==> flow/design.v <==
module key
(
	input clk,
	input key0,
	output push
);
reg but_r;
reg but_rr;
always @(posedge clk)
begin
	but_r <= key0;
	but_rr <= but_r;
end
	assign push = ~but_rr & but_r;
endmodule
module dio
(
	input clk,
	input key0,
	input key1,
	input [15:0] sw,
	output [15:0] LEDR,
	output [7:0] LEDG
);
wire push0, push1;
reg [7:0] summ;
key key_0
(
	.clk	(clk),
	.key0	(key0),
	.push	(push0)
);
key key_1
(
	.clk	(clk),
	.key0	(key1),
	.push	(push1)
);
always @(posedge clk)
begin
	if (push1 & key0)
		summ <= sw[15:8] + sw[7:0];
	else if (~key0)
		summ <= 0;
end
assign LEDR[7:0] = sw[7:0];
assign LEDR[15:8] = sw[15:8];
assign LEDG = summ;
endmodule
# From RTL to reports: dio
# Tool output for the design above, in the order of the flow.
# Lines are those of the file above, counted from 1.
# Operators carry their Yosys type and port widths (W data, S select, Z words).
# Cell names lack the library's common part.
# A cell with - has no value.
# setup
design,dio
clock_port,clk
library,sky130hd
pvt_corner,tt_025C_1v80

# Word level
# Yosys after proc, flatten, opt, wreduce and memory -nomap, before mapping. Memory bits, and registers merged into a memory's read port (data or address), are not among the register bits. Print and check cells are not counted. Equal cells are merged and count once.
# word_totals
out_inout_bits,24
romBits,0
clocked_rd_ports_x_width,0
ramBits,0
n_memories,0
latch_bits,0
input_bits,19
register_bits,10
# classes
bitwise,3
n_mul,0
shifts,0
cmp,0
add_sub_neg,1
mux,2
reduce_logical,0
n_eq,1
div_mod_pow,0
# op_table
cell,n
$mux W8,2
$add A8 B8 Y8,1
$and A1 B1 Y1,2
$ne A2 B1 Y1 const B,1
$not A1 Y1,1

# Logic depth
# Depth = most cells in a row (Yosys ltp): at word level without a register or memory, in the mapped netlist without a sequential cell, where the memories' decode and read muxes count.
# logic_depth
depth_word,4
ABC_AREA,0
mapped_depth,7
ltp_nobuf,7

# Netlist
# Source: synth_stat.txt of the flow (Yosys; design flattened, memories mapped). It holds for the ABC_AREA given above (unset counts as 0); a run with the other value may have another netlist.
# by_type
cell,n
edfxtp_1,8
buf_4,16
ha_1,7
dfxtp_1,2
nor3_1,7
nor3b_1,4
o21ai_0,5
inv_1,6
a21oi_1,4
fa_1,1
nand3_1,3
nor2_1,4
o21a_1,2
a211oi_2,1
nor2b_1,2
o211a_1,1
xor2_1,1
a211oi_1,1
# Other cell types: 7; their cells: 7.
# mapped
cells,82
sequential_area_um2,280.3
buf_cells,17
ffs,10
yosys_area_um2,780.7
# By module: a second synthesis without flattening, with its own total; a netlist apart from the flattened one above.
# hier_totals
cells_unflattened,79
area_unflattened_um2,783.3
# Each row is one instance without its submodules.
# modules
mod,instances,cells,mod_area_um2
dio,1,76,729.4
key,1,3,53.8

# Timing after synthesis
# OpenSTA on the mapped netlist: ideal clock, no wires. The path of least setup slack (recovery checks aside). Input and output delay are each 20% of the period. Register names are those of the netlist, which keeps one name where synthesis merged equal registers.
# synth_timing
path_type,input port to flip-flop
from,input port sw[0]
to,register summ[4]
input_delay_ns,0.404
path_stages,7
tclk_ns,2.02
slack_ns,0.301
required_ns,1.750
arrival_ns,1.449
delay_ns,1.315
synth_period_reached_ns,1.719
# "delay_ns" = arrival - input delay + setup time.
# "path_stages" counts driving pins, that of a launching flip-flop among them; a cell with two outputs on the path counts twice.
# "synth_period_reached_ns" is the clock period less the worst setup slack; recovery checks do not enter. This is arithmetic on one report: input and output delays are still those of the set period (20% each).
# Between the ends stands the longest chain of elaborated cells between them, by number of cells; it is not shown to be the way that was timed. Of several equally long chains one is given.
# A line is the first line of the expression or statement that the cell stems from. Yosys adds cells for indexed reads and writes and turns some case tables into memories.
# synth_via
path_cell_list,ha_1 -> inv_1 -> fa_1 -> nor2b_1 -> o21a_1 -> o21a_1 -> nor3_1
elab_chain_len,2
# synth_rtl
element,line,text
"start, declared",21,"input [15:0] sw,"
$add A8 B8 Y8,42,summ <= sw[15:8] + sw[7:0];
$mux W8,41,if (push1 & key0)
"end, assigned",42,
"end, assigned",44,summ <= 0;
"end, declared",26,reg [7:0] summ;

# Path in the finished layout
# From the final timing report of entry A: the path of least setup slack in the routed layout; clock arrival at registers is part of the times.
# layout_timing
path_type,input port to output port
from,input port sw[4]
to,output port LEDR[4]
tclk_ns,1.39
path_stages,2
required_ns,1.11
arrival_ns,1.07
input_delay_ns,0.28
slack_ns,0.04
# layout_via
path_cell_list,dlygate4sd2_1 -> clkdlybuf4s50_1
elab_chain_len,0
# layout_rtl
element,line,text
"start, declared",21,"input [15:0] sw,"
"end, declared",22,"output [15:0] LEDR,"

# Measured results for dio: 2 stored runs of the Yosys and OpenROAD flow on sky130hd. The settings differ; the order carries no meaning. The constraints put input and output delay at 20% of the set period each and load the outputs with 0.01 pF.
# "period_less_ws_ns" is the run's clock period less its worst setup slack. It is reckoned from that one timing run; input and output delays stay at 20% of the period that was set.
# "timing.worst_path_ns" = time allowed to the worst setup path (clock period - input delay - output delay, where it has them) - its slack; a late launch clock adds to it, a late capture clock takes from it.
# "power.total_uw" is the tool's figure for a default switching activity; nothing was simulated.
# Among the settings, - means not set for that run.
# Among the results, - means that no value is shown for the run.
stored run,period_ns,CAP_MARGIN,CORE_MARGIN,CORE_UTILIZATION,SLEW_MARGIN,SETUP_SLACK_MARGIN,PLACE_DENSITY,CELL_PAD_IN_SITES_DETAIL_PLACEMENT,power.total_uw,period_less_ws_ns,final_hold_ws_ns,fin_util_pct,timing.worst_path_ns,path_kind,stdcell_area_um2,worstSetupSlack_ns,die_footprint_um2,timing.setup.tns_ns,ys_area_um2
entry A,1.39,20,2,40,20,-,-,-,931.1,1.353,0.374,76.8,0.80,input port to output port,1368.8,0.037,2321.3,0.000,780.7
entry B,1.63,20,2,35,15,0.3,0.47,2,-,-,-,-,-,-,-,-,-,-,-
# Entry B: did not finish, clock tree synthesis stopped with DPL-0033
